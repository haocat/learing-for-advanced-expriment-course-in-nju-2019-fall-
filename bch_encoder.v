==> flow/design.v <==
`timescale 1ns / 1ps
module bch_encoder(rst,clk,msg,bch_dataout);
    parameter n = 255;
    parameter k=191;
    input rst;
    input clk;
    input [k-1:0]msg;
    wire [n-k-1:0]g=191'b0110110011100111000001111110001001101011011011111001100101110111;
    output reg [n-1:0] bch_dataout;
    reg [n-k-1:0] D_register;
    reg ui;
    integer i,m,t;
    initial
    begin
        D_register=0;
        bch_dataout=0;
        i=k-1;
    end
    always@(posedge clk)
    begin
        if(rst)
        begin 
            D_register<=0;
            bch_dataout<=0;
            i<=k-1;
        end
        else if (i>-1)
        begin
            ui=msg[i];
            for (t=n-k-1;t>0;t=t-1)
            begin
                D_register[t] <= ( (D_register[n-k-1]^ui)&g[t])^D_register[t-1];
            end
            D_register[0] <= D_register[n-k-1]^ui;
            bch_dataout[i+64] <= ui;
            i=i-1;
        end
        else if(i==-1)
             bch_dataout[n-k-1:0]<= D_register[n-k-1:0];
    end    
endmodule
Step by step through the tools: bch_encoder

Tool output for the design above, in the order of the flow.
Line numbers count from 1 in the design file above.
Operators carry their Yosys type and port widths (W data, S select, Z words).
Cell names lack the library's common part.
Not given: --

Top module: bch_encoder
Clock port: clk
Library: sky130hd
Timing corner: tt_025C_1v80

Word-level counts

Source: Yosys, flattened and elaborated, memories not mapped. Widths are those after wreduce. Registers that Yosys merges into a memory's read port (data or address) are not register bits. Print and check cells do not count. Equal cells are merged and count once.

Cells after elaboration: 119
Register bits after elaboration: 351
Output and inout bits: 255

Shift-type cells: 3
Multiplexer cells: 2
Equality and inequality tests: 1
Reduce/logical cells: 1
Add/sub/neg operators: 3
$lt $le $gt $ge: 1
Bitwise gates (word level): 41

Operators with widths:

| kind                       | count |
| $shift A1 B33 Y255         | 1 |
| $shift A1 B33 Y255 const A | 1 |
| $and A255 B255 Y255        | 1 |
| $or A255 B255 Y255         | 1 |
| $not A255 Y255             | 1 |
| $shiftx A191 B32 Y1        | 1 |
| $mux W64                   | 2 |
| $xor A1 B1 Y1              | 38 |
| $neg A32 Y33               | 1 |
| $gt A32 B1 Y1 const B      | 1 |
| $eq A32 B1 Y1 const B      | 1 |
| $sub A32 B2 Y32 const B    | 1 |
| $add A32 B8 Y32 const B    | 1 |
| $reduce_bool A2 Y1         | 1 |

Logic depth

Longest topological path by Yosys (ltp), each cell counted once; first at word level (registers and memories cut), then after technology mapping (sequential cells cut; the memories' decode and read muxes count).

Depth in word-level cells: 7
ABC_AREA: 1
Mapped depth: 33

Synthesis result

Source: synth_stat.txt of the flow (Yosys; design flattened, memories mapped). It holds for the ABC_AREA given above (unset counts as 0); a run with the other value may have another netlist.

Synthesis area: 20754.9 um2
Flip-flops: 351
Standard cells after synthesis: 3169

Cell types:

| cell type | count | total area (um2) |
| dfxtp_1   | 351   | 7.03E+03 |
| nand2_1   | 542   | 2.03E+03 |
| o21ai_0   | 327   | 1636.57 |
| nor2_1    | 435   | 1.63E+03 |
| nand3_1   | 278   | 1.39E+03 |
| a21oi_1   | 259   | 1.3E+03 |
| inv_1     | 191   | 716.938 |
| clkbuf_1  | 183   | 686.909 |
| nand4_1   | 96    | 600.576 |
| a211oi_1  | 75    | 563.04 |
| nor2_4    | 26    | 292.781 |
| nor2_2    | 46    | 287.776 |
| or2_2     | 39    | 243.984 |
| nor3_1    | 42    | 210.202 |
| o221ai_1  | 22    | 192.685 |
| nand2_2   | 29    | 181.424 |
| a211oi_2  | 14    | 175.168 |
| nand4_4   | 8     | 170.163 |

Not listed: further types 30, cells in them 206.

Worst setup path after synthesis

Source: OpenSTA report_checks on the synthesized netlist (no wires, ideal clock, input and output delay 20% of the period each), path of least setup slack; recovery checks are left aside. Register names are those of the netlist, which keeps one name where synthesis merged equal registers.

Path type: in2reg
From: in msg[105]
To: reg bch_dataout[193]
Driving pins on the path: 12
Slack: 5.298 ns
Arrival: 3.770 ns
Delay of the path: 2.071 ns
Period: 9.21 ns
Required time: 9.067 ns
Synthesis period reached: 3.912 ns

"delay of the path" is the arrival time less input delay plus setup time.
"driving pins on the path" counts driving pins, that of a launching flip-flop among them; a cell with two outputs on the path counts twice.
"synthesis period reached" = period - worst setup slack (recovery checks aside). The figure is calculated, with input and output delays left at 20% of the set period.
The rows between start and end are the longest chain of elaborated cells between them; the timing report does not say that the signal goes this way. Where chains are equally long, one stands for them.
A line is the first line of the expression or statement that the cell stems from. Yosys adds cells for indexed reads and writes and turns some case tables into memories.
Where a signal picks the word or bit written, the line may be left out of the assigning lines.

Cell sequence: o21ai_0 > o22ai_1 > a22o_1 > nand2_1 > o211ai_1 > o2111ai_1 > a21boi_0 > buf_2 > inv_2 > clkbuf_1 > clkbuf_1 > a211oi_1
Cells in the longest elaborated chain: 3

Ends and longest elaborated chain, post-synthesis:

| element             | line | text |
| start, declared     | 7    | `input [k-1:0]msg;` |
| $shiftx A191 B32 Y1 | 29   | `ui=msg[i];` |
| $shift A1 B33 Y255  | 35   | `bch_dataout[i+64] <= ui;` |
| $or A255 B255 Y255  | 35   |  |
| end, assigned       | 24   | `bch_dataout<=0;` |
| end, declared       | 9    | `output reg [n-1:0] bch_dataout;` |

Worst path after layout

From the final timing report of run A: the path of least setup slack in the routed layout; clock arrival at registers is part of the times.

Path type: reg2reg
From: reg i[0]
To: reg bch_dataout[129]
Arrival: 6.00 ns
Driving pins on the path: 25
Required time: 7.84 ns
Period: 7.42 ns
Slack: 1.84 ns

The rows between start and end are the longest chain of elaborated cells between them; the timing report does not say that the signal goes this way. Where chains are equally long, one stands for them.
Where a signal picks the word or bit written, the line may be left out of the assigning lines.

Cell sequence: dfxtp_2 > inv_2 > buf_4 > ha_1 > nand2_1 > nor2_2 > nand3_2 > nor2_2 > nand2_1 > nor2_4 > nand2_2 > nor2_8 > nand4_1 > nand2_1 > nand3_1 > nand2_1 > nand2_2 > nor2_4 > nand4_1 > nor2_2 > nand4_1 > nor2_1 > nand3_1 > o21ai_0 > a21oi_1
Cells in the longest elaborated chain: 6

Ends and longest elaborated chain, after layout:

| element             | line | text |
| start, declared     | 12   | `integer i,m,t;` |
| start, assigned     | 25   | `i<=k-1;` |
| start, assigned     | 36   | `i=i-1;` |
| $add A32 B8 Y32     | 35   | `bch_dataout[i+64] <= ui;` |
| $neg A32 Y33        | 35   |  |
| $shift A1 B33 Y255  | 35   |  |
| $not A255 Y255      | 35   |  |
| $and A255 B255 Y255 | 35   |  |
| $or A255 B255 Y255  | 35   |  |
| end, assigned       | 24   | `bch_dataout<=0;` |
| end, declared       | 9    | `output reg [n-1:0] bch_dataout;` |

Memo
Re: implementation data of bch_encoder

2 stored runs of bch_encoder in the flow (synthesis by Yosys, layout by OpenROAD, sky130hd cells), in arbitrary order. Constraints: input delay and output delay 20% of the set period each, output load 0.01 pF.
"clock period achieved" means the clock period less the worst setup slack. The figure is calculated, with input and output delays left at 20% of the set period.
By "critical path time" is meant the share of the clock period that the worst setup path is allowed (20% is reserved at inputs, 20% at outputs), minus its slack. Clock arrival times at its registers enter into it.
By "power consumption" is meant OpenSTA's value without simulated activity: inputs other than the clock are taken to toggle once in ten clock periods, and the tool carries that through the logic.
A setting shown as -- is not set for that run.

| setting or result                     | run A   | run B    |
| period_ns                             | 7.42    | 6.63     |
| CORE_UTILIZATION                      | 57      | 19       |
| SETUP_SLACK_MARGIN                    | -0.39   | 0.93     |
| CELL_PAD_IN_SITES_GLOBAL_PLACEMENT    | 0       | --       |
| TNS_END_PERCENT                       | 20      | 40       |
| ABC_AREA                              | 1       | 0        |
| GPL_TIMING_DRIVEN                     | 1       | 1        |
| CTS_CLUSTER_SIZE                      | 31      | --       |
| MAX_ROUTING_LAYER                     | met5    | --       |
| CAP_MARGIN                            | 20      | 10       |
| CORE_MARGIN                           | 2       | 2        |
| SLEW_MARGIN                           | 20      | 25       |
| PLACE_DENSITY                         | --      | 0.53     |
| CELL_PAD_IN_SITES_DETAIL_PLACEMENT    | --      | 1        |
| CTS_CLUSTER_DIAMETER                  | --      | 196      |
| post-route worst hold slack (ns)      | 0.448   | 0.476    |
| chip area in the Yosys report (um2)   | 20754.9 | 20035.5  |
| worst setup slack after layout (ns)   | 1.836   | 1.193    |
| area of the die (um2)                 | 37954.8 | 108063.0 |
| standard-cell area after layout (um2) | 26384.1 | 27263.6  |
| setup TNS (ns)                        | 0.000   | 0.000    |
| critical path time (ns)               | 5.58    | 5.44     |
| worst setup path type                 | reg2reg | reg2reg  |
| clock period achieved (ns)            | 5.584   | 5.437    |
| utilization after layout (%)          | 73.8    | 26.0     |
| power consumption (mW)                | 4.837   | 5.812    |
